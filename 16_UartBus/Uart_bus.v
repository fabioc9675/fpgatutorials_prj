==> flow/design.v <==
`timescale 1ns / 1ns
module Baud #
	(
		parameter                       BPS_PARA = 1250         
	)
	(
		input                           clk_in,                 
		input                           rst_n_in,               
		input                           bps_en,                 
		output  reg                     bps_clk                 
	);
	reg                   [12:0]       cnt;                    
	always @ (posedge clk_in or negedge rst_n_in) 
		begin
			if (!rst_n_in)
				cnt <= 1'b0;
			else if ((cnt >= BPS_PARA - 1) || (!bps_en))   
				cnt <= 1'b0;
			else                                             
				cnt <= cnt + 1'b1;		
		end
	always @ (posedge clk_in or negedge rst_n_in)
		begin
			if(!rst_n_in)
				bps_clk <= 1'b0;
			else if (cnt == (BPS_PARA >> 1))      
				bps_clk <= 1'b1;
			else
				bps_clk <= 1'b0;
		end
endmodule
module Uart_Rx
	(
		input                            clk_in,         
        input                            rst_n_in,       
		output  reg                      bps_en,         
		input                            bps_clk,        
		input                            rs232_rx,       
        output  reg         [7:0]       rx_data         
	);
	reg                  rs232_rx0, rs232_rx1, rs232_rx2; 	 
	always @ (posedge clk_in or negedge rst_n_in)  
		begin 
			if (!rst_n_in)
				begin 
					rs232_rx0 <= 1'b0; 
					rs232_rx1 <= 1'b0; 
					rs232_rx2 <= 1'b0; 
				end
			else
				begin 
					rs232_rx0 <= rs232_rx; 
					rs232_rx1 <= rs232_rx0;
					rs232_rx2 <= rs232_rx1; 
				end 
		end
    wire            neg_rs232_rx = rs232_rx2 & rs232_rx1 & (~rs232_rx0 ) & (~rs232_rx); 	
	reg                     [3:0]      num;
	always @ (posedge clk_in or negedge rst_n_in) 
		begin 
			if (!rst_n_in)
				bps_en <= 1'b0;
            else if (neg_rs232_rx && (!bps_en))      
				bps_en <= 1'b1;
            else if (num == 4'd9)                    
				bps_en <= 1'b0;
        end
	reg                       [7:0]      rx_data_r;
	always @ (posedge clk_in or negedge rst_n_in)
		begin
			if (!rst_n_in)
				begin
					num <= 4'd0;
					rx_data <= 8'd0;
					rx_data_r <= 8'd0;
				end  
			else if (bps_en)  
				begin
					if (bps_clk) 
						begin 
							num <= num + 1'b1;
							if (num <= 4'd8)
								rx_data_r [num - 1] <= rs232_rx; 	 
						end
					else if (num == 4'd9)
						begin 	 
							num <= 4'd0;
							rx_data <= rx_data_r; 
						end
				end 
		end 
endmodule
module Uart_Tx
	(
		input                    clk_in,          
		input                    rst_n_in,        
		output 	reg              bps_en,          
		input                    bps_clk,         
		input                    rx_bps_en,       
        input          [7:0]    tx_data,         
        output 	reg              rs232_tx         
    );
	reg                          rx_bps_en_r;
	always @ (posedge clk_in or negedge rst_n_in) 
		begin
			if (!rst_n_in) 
				rx_bps_en_r <= 1'b0;
            else 
				rx_bps_en_r <= rx_bps_en;
        end 
	wire                     neg_rx_bps_en = rx_bps_en_r & (~rx_bps_en);
	reg                     [3:0]    num;
	reg                     [9:0]    tx_data_r;
	always @ (posedge clk_in or negedge rst_n_in)
		begin
			if (! rst_n_in)  
				begin
				    bps_en <= 1'b0;
                    tx_data_r <= 8'd0;
                end
			else 
				if (neg_rx_bps_en) 
					begin
						bps_en <= 1'b1; 		 
						tx_data_r <= {1'b1, tx_data, 1'b0};
					end
				else if (num == 4'd10)  
					begin
						bps_en <= 1'b0;          
					end 
		end 
	always @ (posedge clk_in or negedge rst_n_in) 
		begin
			if (!rst_n_in) 
				begin 
					num <= 1'b0;
					rs232_tx <= 1'b1;
				end
			else if (bps_en) 
				begin
					if (bps_clk) 
						begin
							num <= num + 1'b1;
							rs232_tx <= tx_data_r[num];
						end
					else if (num >= 4'd10)
						num <= 4'd0;
				end
		end 
endmodule
module Uart_Bus #
	(
		parameter             BPS_PARA  = 1250   
	)
	(
		input                 clk_in,            
		input                 rst_n_in,          
		input                 rs232_rx,          
		output                rs232_tx           
	);
	wire                      bps_en_rx, bps_clk_rx;
	wire           [7:0]     rx_data;  
	Baud #
	(
		.BPS_PARA             (BPS_PARA)
	)
	Baud_rx
	(
		.clk_in               (clk_in),           
		.rst_n_in             (rst_n_in),         
		.bps_en               (bps_en_rx),        
		.bps_clk              (bps_clk_rx)        
	);
	Uart_Rx Uart_Rx_uut 
	(
		.clk_in               (clk_in),            
		.rst_n_in             (rst_n_in),          
		.bps_en               (bps_en_rx),         
		.bps_clk              (bps_clk_rx),        
		.rs232_rx             (rs232_rx),          
		.rx_data              (rx_data)            
	);
	wire                      bps_en_tx, bps_clk_tx;
	Baud #
	(
		.BPS_PARA             (BPS_PARA)
	)
	Baud_tx
	(
		.clk_in               (clk_in),           
		.rst_n_in             (rst_n_in),         
		.bps_en               (bps_en_tx),        
		.bps_clk              (bps_clk_tx)        
	);
	Uart_Tx Uart_Tx_uut 
	(
		.clk_in               (clk_in),            
		.rst_n_in             (rst_n_in),          
		.bps_en               (bps_en_tx),         
		.bps_clk              (bps_clk_tx),        
		.rx_bps_en            (bps_en_rx),         
		.tx_data              (rx_data),           
		.rs232_tx             (rs232_tx)           
	);
endmodule
* Reports on Uart_Bus
What the tools print for Uart_Bus, step after step.
Line numbers count from 1 in the design file above.
Library cell names are shortened.
A cell with n/a has no value.
- Design top :: Uart_Bus
- Clock input :: clk_in
- Library :: sky130hd
- Timing corner :: tt_025C_1v80

* After elaboration
Source: Yosys, flattened and elaborated, memories not mapped. Widths are those after wreduce. Registers that Yosys merges into a memory's read port (data or address) are not register bits. Print and check cells do not count. Equal cells are merged and count once.
- Add/subtract/negate cells :: 6
- $mul :: 0
- Divide/modulo/power cells :: 0
- Magnitude comparators :: 4
- Equality and inequality tests :: 4
- Shifts and indexed selects :: 3
- Mux-type cells :: 12
- Bitwise operators :: 11
- Reduce/logical cells :: 14
** Operators with widths (number)
- variable shift 1 x 33 -> 8 bit :: 1
- variable shift 1 x 33 -> 8 bit (first input constant) :: 1
- negation 32 -> 33 bit :: 1
- adder 13 x 1 -> 13 bit (second input constant) :: 2
- == test 13 x 10 -> 1 bit (second input constant) :: 2
- >= comparator 13 x 11 -> 1 bit (second input constant) :: 2
- 2-to-1 mux 13 bit :: 2
- 2-to-1 mux 4 bit :: 4
- variable part select 10 x 4 -> 1 bit :: 1
- nonzero test 2 bit :: 4
- adder 4 x 1 -> 4 bit (second input constant) :: 2
- == test 4 bit (second input constant) :: 2
- bitwise AND 8 bit :: 1
- OR 8 bit :: 1
- inverter 8 bit :: 1
- AND reduction 2 bit :: 3
- AND reduction 3 bit :: 2
- 2-to-1 mux 1 bit :: 6
- subtractor 4 x 1 -> 5 bit (second input constant) :: 1
- bitwise AND 1 bit :: 4
- inverter 1 bit :: 4
- >= comparator 4 bit (second input constant) :: 1
- less-or-equal comparator 4 bit (second input constant) :: 1
- logical OR 1 bit :: 2
- zero test 1 bit :: 2
- logical AND 1 bit :: 1
- Register bits :: 68
- Latch bits :: 0
- Memory bits (writable) :: 0
- ROM bits :: 0
- Word width x clocked read ports :: 0
- Memory cells :: 0
- Input bits :: 3
- Output and inout bits :: 1
- Word-level cells :: 70

* Longest topological paths
Depth = most cells in a row (Yosys ltp): at word level without a register or memory, in the mapped netlist without a sequential cell, where the memories' decode and read muxes count.
- Word-level depth :: 6
- ABC_AREA :: 1
- Depth in mapped cells :: 19

* Mapped cells and area
The flow's flattened synthesis, as Yosys stat reports it; memories are mapped. The netlist is that of the ABC_AREA named above (0 if unset); the other value can give another one.
** Cells by type
- dfrtp_1 :: number 67, total area 1.68E+03 µm²
- nand2_1 :: number 81, total area 304.042 µm²
- inv_1 :: number 58, total area 217.709 µm²
- ha_1 :: number 17, total area 212.704 µm²
- nor2_1 :: number 54, total area 202.694 µm²
- o21ai_0 :: number 29, total area 145.139 µm²
- nand3_1 :: number 27, total area 135.13 µm²
- nand4_1 :: number 11, total area 68.816 µm²
- a21oi_1 :: number 13, total area 65.062 µm²
- nand3_2 :: number 5, total area 50.048 µm²
- nor3_1 :: number 10, total area 50.048 µm²
- xor2_1 :: number 4, total area 35.034 µm²
- nand2_4 :: number 3, total area 33.782 µm²
- nand2_2 :: number 5, total area 31.28 µm²
- nor3_2 :: number 3, total area 30.029 µm²
- dfstp_2 :: number 1, total area 26.275 µm²
- xnor2_1 :: number 3, total area 26.275 µm²
- o22ai_1 :: number 4, total area 25.024 µm²
Other cell types: 15; their cells: 25.
- Mapped cells :: 420
- Chip area (Yosys) :: 3500.9 µm²
- Area of sequential cells :: 1702.9 µm²
- Mapped flip-flops :: 68

* Path before layout
Path of least setup slack by OpenSTA after synthesis, without wires, with an ideal clock, recovery checks aside; 20% of the period is set as input and as output delay. Where synthesis merged equal registers, the netlist keeps one of their names.
- Kind :: reg2reg
- Start point :: register Uart_Rx_uut.num[0]
- End point :: register Uart_Rx_uut.rx_data_r[7]
- Period :: 2890 ps
- Setup time :: 117 ps
- Time at the first pin :: 0 ps
- Data arrival time :: 2371 ps
- Slack :: 402 ps
- Path delay :: 2488 ps
- Stages :: 19
- Path buffers :: 0
- Synthesis period reached :: 2488 ps
"path delay" is the arrival time less input delay plus setup time.
"stages" counts driving pins, that of a launching flip-flop among them; a cell with two outputs on the path counts twice.
"synthesis period reached" is the clock period less the worst setup slack; recovery checks do not enter. This is arithmetic on one report: input and output delays are still those of the set period (20% each).
The rows between start and end are the longest chain of elaborated cells between them; the timing report does not say that the signal goes this way. Where chains are equally long, one stands for them.
Each line given opens the expression or statement behind the cell; cells for indexed reads and writes are added by Yosys, which also makes memories of some case tables.
At most two assigning lines are given for a register; there are more.
Where a signal picks the word or bit written, the line may be left out of the assigning lines.
- Cell sequence :: dfrtp_1 > inv_2 > ha_1 > inv_1 > nand2_2 > nand3_2 > a21oi_1 > inv_1 > ha_1 > inv_1 > nand2_1 > nor2_1 > nand3_1 > nand2_1 > nand3_1 > nor2_1 > nand2_1 > nor2_1 > nor2_1
- Cells in the longest elaborated chain :: 6
- Elaborated cells between the ends (all ways) :: 9
** RTL lines, path post-synthesis
- from (decl) :: line 58 : reg [3:0] num;
- from (assign) :: line 73 : num <= 4'd0;
- from (assign) :: line 81 : num <= num + 1'b1;
- subtractor 4 x 1 -> 5 bit :: line 83 : rx_data_r [num - 1] <= rs232_rx;
- negation 32 -> 33 bit :: line 83
- variable shift 1 x 33 -> 8 bit :: line 83
- inverter 8 bit :: line 83
- bitwise AND 8 bit :: line 83
- OR 8 bit :: line 83
- to (assign) :: line 75 : rx_data_r <= 8'd0;
- to (decl) :: line 68 : reg [7:0] rx_data_r;

* Timing after layout
Path of least setup slack in the final report of run B (OpenROAD, finished layout, wires in). Where an end is a register, its clock arrival counts in the times.
The report prints the path's times to 10 ps; the period is as set.
- Kind :: reg2reg
- Start point :: register Uart_Rx_uut.num[1]
- End point :: register Uart_Rx_uut.rx_data_r[7]
- Period :: 2010 ps
- Setup time :: 100 ps
- Time at the first pin :: 330 ps
- Data arrival time :: 2530 ps
- Slack :: -300 ps
- Stages :: 19
- Path buffers :: 0
The rows between start and end are the longest chain of elaborated cells between them; the timing report does not say that the signal goes this way. Where chains are equally long, one stands for them.
At most two assigning lines are given for a register; there are more.
Where a signal picks the word or bit written, the line may be left out of the assigning lines.
- Cell sequence :: dfrtp_1 > inv_2 > ha_4 > inv_2 > nand2_4 > nand3_4 > a21oi_4 > inv_1 > ha_1 > inv_1 > nand2_1 > nor2_1 > nand3_1 > nand2_2 > nand3_4 > nor2_4 > nand2_2 > nor2_2 > nor2_1
- Cells in the longest elaborated chain :: 6
- Elaborated cells between the ends (all ways) :: 9
** RTL lines, path after layout
- from (decl) :: line 58 : reg [3:0] num;
- from (assign) :: line 73 : num <= 4'd0;
- from (assign) :: line 81 : num <= num + 1'b1;
- subtractor 4 x 1 -> 5 bit :: line 83 : rx_data_r [num - 1] <= rs232_rx;
- negation 32 -> 33 bit :: line 83
- variable shift 1 x 33 -> 8 bit :: line 83
- inverter 8 bit :: line 83
- bitwise AND 8 bit :: line 83
- OR 8 bit :: line 83
- to (assign) :: line 75 : rx_data_r <= 8'd0;
- to (decl) :: line 68 : reg [7:0] rx_data_r;

Module Uart_Bus, platform sky130hd: 2 stored runs of the flow (Yosys, OpenROAD) with differing settings, in no particular order. Input and output delays are each 20% of the period that was set; the output load is 0.01 pF.
"achieved period" = clock period - worst setup slack. The figure is calculated, with input and output delays left at 20% of the set period.
"worst setup path time": the worst setup path's part of the clock period (all of it between registers, 20% less for each end at a port) less its slack. A launch clock that arrives late makes it longer, a capture clock that arrives late makes it shorter.
"total power of the final layout" is the tool's figure for a default switching activity; nothing was simulated.
"worst setup path time" is given in steps of 10 ps.

* Run A
** Files
==> flow/run.sh <==
#!/bin/bash
# the make line also repeats the synthesis and layout settings of config.mk as NAME=value (left out here)
make -C /OpenROAD-flow-scripts/flow DESIGN_CONFIG=/design/flow/config.mk WORK_HOME=/design/flow/orfs CLKGATE_MAP_FILE= finish
==> flow/config.mk <==
export PLATFORM = sky130hd
export DESIGN_NAME = Uart_Bus
export DESIGN_NICKNAME = Uart_Bus
export VERILOG_FILES = /design/flow/design.v
export SDC_FILE = /design/flow/constraint.sdc
export NUM_CORES = 4
export LEC_CHECK = 0
export CAP_MARGIN = 15
export CELL_PAD_IN_SITES_DETAIL_PLACEMENT = 0
export CELL_PAD_IN_SITES_GLOBAL_PLACEMENT = 3
export CORE_MARGIN = 2
export CORE_UTILIZATION = 57
export CTS_CLUSTER_SIZE = 39
export GPL_ROUTABILITY_DRIVEN = 1
export MIN_ROUTING_LAYER = met1
export SLEW_MARGIN = 0
==> flow/constraint.sdc <==
create_clock -name core_clock -period 4.38 [get_ports {clk_in}]
set_input_delay 0.8760 -clock core_clock [delete_from_list [all_inputs] [get_ports {clk_in}]]
set_output_delay 0.8760 -clock core_clock [all_outputs]
set_load 0.01 [all_outputs]
** Results
Unfinished; error GPL-0301 in placement.

* Run B
** Files
==> flow/run.sh <==
#!/bin/bash
# the make line also repeats the synthesis and layout settings of config.mk as NAME=value (left out here)
make -C /OpenROAD-flow-scripts/flow DESIGN_CONFIG=/design/flow/config.mk WORK_HOME=/design/flow/orfs CLKGATE_MAP_FILE= finish
==> flow/config.mk <==
export PLATFORM = sky130hd
export DESIGN_NAME = Uart_Bus
export DESIGN_NICKNAME = Uart_Bus
export VERILOG_FILES = /design/flow/design.v
export SDC_FILE = /design/flow/constraint.sdc
export NUM_CORES = 4
export LEC_CHECK = 0
export ABC_AREA = 1
export CAP_MARGIN = 15
export CELL_PAD_IN_SITES_GLOBAL_PLACEMENT = 0
export CORE_MARGIN = 2
export CORE_UTILIZATION = 17
export HOLD_SLACK_MARGIN = 0.02
export MIN_ROUTING_LAYER = met1
export PLACE_DENSITY_LB_ADDON = 0.1
export SETUP_SLACK_MARGIN = -0.12
export SLEW_MARGIN = 35
==> flow/constraint.sdc <==
create_clock -name core_clock -period 2.01 [get_ports {clk_in}]
set_input_delay 0.4020 -clock core_clock [delete_from_list [all_inputs] [get_ports {clk_in}]]
set_output_delay 0.4020 -clock core_clock [all_outputs]
set_load 0.01 [all_outputs]
** Results
- Worst slack on setup checks :: -301 ps
- Die area :: 21757.7 µm²
- Netlist area reported by Yosys :: 3500.9 µm²
- Worst hold slack :: 379 ps
- Total power of the final layout :: 3.212 mW
- Post-route setup TNS :: -2048 ps
- Standard-cell area after routing :: 4624.4 µm²
- Achieved period :: 2311 ps
- Final design utilization :: 22.9%
- Worst setup path time :: 2310 ps
- Critical path kind :: reg2reg
